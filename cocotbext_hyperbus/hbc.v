==> flow/design.v <==
module hbc
	(
		input 			i_clk,
		input 			i_rstn,
		input 		  	i_cfg_access,
		input         	i_mem_valid,
		output        	o_mem_ready,
		input  [3:0]  	i_mem_wstrb,
		input  [31:0] 	i_mem_addr,
		input  [31:0] 	i_mem_wdata,
		output [31:0] 	o_mem_rdata,
		output       	o_csn0,
		output		 	o_csn1,
		output       	o_clk,
		output       	o_clkn,
		output [7:0] 	o_dq,
		input  [7:0] 	i_dq,
		output       	o_dq_de,
		output       	o_rwds,
		input        	i_rwds,
		output       	o_rwds_de,
		output       	o_resetn
	);
	parameter IDLE 			= 0;
	parameter CAs 			= 1;
	parameter WR_LATENCY 	= 2;
	parameter WRITE 		= 3;
	parameter READ 			= 4;
	parameter DONE 			= 5;
	parameter WRITE_LATENCY = 6*2+10 - 1;
	reg 	[2:0] 	state;
	reg 	[47:0] 	ca;
	reg 	[31:0] 	wdata;
	reg 	[3:0]	wstrb;
	integer 		counter;
	reg 			mem_ready;
	reg 	[31:0] 	mem_rdata;
	reg 			rwds_d;
	wire 			rwds_valid;
	wire 	[7:0] 	ca_words[5:0];
	wire 	[7:0] 	wdata_words[3:0];
	wire 	[3:0] 	wstrb_words;
	always @(posedge i_clk or negedge i_rstn) begin
		if(!i_rstn) begin
			ca 			<= 48'h0;
			state 		<= IDLE;
			mem_ready 	<= 1'b0;
			mem_rdata 	<= 0;
			counter 	<= 0;
		end else begin
			rwds_d <= i_rwds;
			case (state)
				IDLE : begin 
					mem_ready 		<= 1'b0;
					if(i_mem_valid && !mem_ready) begin
						ca[47] 		<= ~(|i_mem_wstrb);
						ca[46] 		<= i_cfg_access;
						ca[45] 		<= (|i_mem_wstrb) & i_cfg_access;
						ca[44:16] 	<= i_mem_addr[31:3];
						ca[15:3] 	<= 0;
						ca[2:0] 	<= i_mem_addr[2:0];
						wdata 		<= i_mem_wdata;
						wstrb 		<= i_mem_wstrb;
						counter		<= 5;
						state 		<= CAs;
					end
				end
				CAs: begin
					if(counter) begin
						counter 	<= counter - 1;
					end else if(ca[47]) begin  
						counter 	<= 3;
						state   	<= READ;
					end else begin
						if (ca[46]) begin  
							counter <= 1;
							state 	<= WRITE;
						end else begin  
							counter <= WRITE_LATENCY;
							state   <= WR_LATENCY;
						end
					end
				end
				WR_LATENCY: begin
					if(counter) begin
						counter <= counter - 1;
					end else begin
						counter <= 3;
						state 	<= WRITE;
					end 
				end
				WRITE: begin
					if(counter) begin
						counter <= counter - 1;
					end else begin
						state 	<= DONE;
					end 
				end 
				READ : begin
					if(rwds_valid) begin
						case (counter) 
							3: mem_rdata[15:8] 	<= i_dq;
							2: mem_rdata[7:0] 	<= i_dq;
							1: mem_rdata[31:24] <= i_dq;
							0: mem_rdata[23:16] <= i_dq;
						endcase	
						if(counter) begin
							counter <= counter - 1;
						end else begin 
							state 	<= DONE;
						end
					end
				end
				DONE: begin
					mem_ready 	<= 1'b1;
					state 		<= IDLE;
				end
			endcase 
		end 	
	end
	assign rwds_valid 		= (rwds_d | i_rwds);
	assign ca_words[5] 		= ca[47:40];
	assign ca_words[4] 		= ca[39:32];
	assign ca_words[3] 		= ca[31:24];
	assign ca_words[2] 		= ca[23:16];
	assign ca_words[1] 		= ca[15:8];
	assign ca_words[0] 		= ca[7:0];
	assign wdata_words[3] 	= wdata[15:8];
	assign wdata_words[2] 	= wdata[7:0];
	assign wdata_words[1] 	= ca[46]?wdata[15:8]:wdata[31:24];
	assign wdata_words[0] 	= ca[46]?wdata[7:0]:wdata[23:16];
	assign wstrb_words 		= {wstrb[1], wstrb[0], wstrb[3], wstrb[2]};
	reg bus_clk;
	always @(negedge i_clk or negedge i_rstn) begin
		if(!i_rstn)
			bus_clk <= 0;
		else
			bus_clk <= o_csn0 ? 0 : ~bus_clk;
	end
	assign o_csn0 		= 	(state == IDLE || state == DONE);
	assign o_csn1 		= 	1'b1;
	assign o_clk 		= 	bus_clk;
	assign o_clkn 		= 	~o_clk;
	assign o_resetn 	= 	i_rstn;
	assign o_dq 		= 	(state == CAs)?		ca_words[counter]:
							(state == WRITE)?	wdata_words[counter]:8'h0;
	assign o_rwds 		= 	(state == WRITE)?	~wstrb_words[counter]:1'b0;
	assign o_dq_de 		= 	(state == WRITE || state == CAs);
	assign o_rwds_de 	= 	(state == WRITE) && (~ca[46]);
	assign o_mem_ready 	=	mem_ready;
	assign o_mem_rdata 	= 	mem_rdata;
endmodule
==> Step by step through the tools: hbc <==
Tool output for the design above, in the order of the flow.
Line numbers count from 1 in the design file above.
Library cell names are shortened.
{ "setup": {"top": "hbc", "clock": "i_clk", "library": "sky130hd", "corner": "tt_025C_1v80"} }

==> Elaborated design <==
Source: Yosys, flattened and elaborated. Widths are those after wreduce. Registers that Yosys merges into a memory's read port (data or address) are not register bits. Print and check cells do not count.
{ "word_totals": {"register_bits": 141, "inputBits": 81, "wordCells": 92, "output_inout_bits": 49} }
{ "op_classes": {"shifts": 1, "n_logic": 7, "mux": 25, "equal": 20, "n_addsub": 1, "reduce_and_logical": 22} }
{ "op_table": {"columns": ["operator", "count"], "rows": [
  ["parallel mux 32 bit (select 5 bit)", 1],
  ["2-to-1 mux 32 bit", 5],
  ["equality test 32 x 2 -> 1 bit with constant B", 2],
  ["parallel mux 8 bit (select 6 bit)", 1],
  ["equality test 32 x 1 -> 1 bit with constant B", 1],
  ["subtractor 32 x 2 -> 32 bit with constant B", 1],
  ["zero test 32 bit", 1],
  ["nonzero test 32 bit", 1],
  ["indexed select 4 x 32 -> 1 bit", 1],
  ["parallel mux 8 bit (select 4 bit)", 1],
  ["2-to-1 mux 8 bit", 4],
  ["AND reduction 3 bit", 6],
  ["parallel mux 3 bit (select 6 bit)", 1],
  ["2-to-1 mux 3 bit", 6],
  ["equality test 3 x 2 -> 1 bit with constant B", 4],
  ["equality test 3 bit with constant B", 4],
  ["2-to-1 mux 5 bit", 2],
  ["inequality test 2 bit with constant B", 4],
  ["equality test 3 x 1 -> 1 bit with constant B", 2],
  ["zero test 3 bit", 2],
  ["nonzero test 6 bit", 1],
  ["inverter 1 bit", 5],
  ["AND reduction 5 bit", 1],
  ["nonzero test 5 bit", 1],
  ["equality test 2 bit with constant B", 2],
  ["OR reduction 4 bit", 1],
  ["2-to-1 mux 1 bit", 3],
  ["logical AND 1 bit", 2]
]} }
Other operator kinds: 9; their cells: 10.

==> Depth <==
Depth = most cells in a row (Yosys ltp): at word level without a register or memory, in the mapped netlist without a sequential cell, where the memories' decode and read muxes count.
{ "depth": {"word_depth": 4, "abc_area": 0, "ltp_mapped": 9, "depth_no_buf": 8} }

==> Mapped cells and area <==
The flow's flattened synthesis, as Yosys stat reports it; memories are mapped. The netlist is that of the ABC_AREA named above (0 if unset); the other value can give another one.
{ "types": {"columns": ["type", "count"], "rows": [
  ["dfrtp_1", 105],
  ["edfxtp_1", 37],
  ["mux2_2", 72],
  ["xnor2_1", 19],
  ["nor2_1", 39],
  ["o21ai_0", 27],
  ["nand2_1", 34],
  ["mux2_4", 8],
  ["nor4_1", 17],
  ["a22oi_1", 14],
  ["a222oi_1", 8],
  ["ha_1", 6],
  ["a22o_1", 8],
  ["clkbuf_1", 16],
  ["nor3_1", 10],
  ["nor4_4", 2],
  ["a21oi_1", 8],
  ["or3_1", 6]
]} }
Not listed: further types 43, cells in them 101.
{ "mapped": {"area_um2": 6727.7, "ff_cells": 144, "buffers": 28, "cell_count": 537} }

Below are 2 stored runs of the flow (Yosys, OpenROAD; platform sky130hd) on hbc, each with its settings and what was measured, unordered. Constraints: input delay and output delay 20% of the set period each, output load 0.01 pF.
"finish__power__total": no workload was simulated; the value follows from the tool's default switching activity.

settings of run 1
{
  "period_ns": 2.53,
  "CAP_MARGIN": 20,
  "CORE_MARGIN": 2,
  "CORE_UTILIZATION": 40,
  "SLEW_MARGIN": 20
}
report of run 1
yosys chip area after synthesis (um^2): 6727.7
finish__design__die__area: 17873.0
finish__design__instance__area__stdcell: 9499.1
finish__design__instance__utilization: 0.5748
finish__timing__setup__ws: -0.229
finish__timing__setup__tns: -1.426
finish__timing__hold__ws: 0.480
finish__power__total: 6.672e-03

settings of run 2
{
  "period_ns": 2.5,
  "CORE_UTILIZATION": 51,
  "SETUP_SLACK_MARGIN": 0.15,
  "PLACE_DENSITY_LB_ADDON": 0.19,
  "CELL_PAD_IN_SITES_DETAIL_PLACEMENT": 2,
  "TNS_END_PERCENT": 50,
  "ABC_AREA": 1,
  "GPL_TIMING_DRIVEN": 1,
  "GPL_ROUTABILITY_DRIVEN": 0,
  "CTS_CLUSTER_SIZE": 63,
  "CAP_MARGIN": 20,
  "SLEW_MARGIN": 40,
  "CORE_MARGIN": 2
}
report of run 2: did not finish, place, DPL-0033
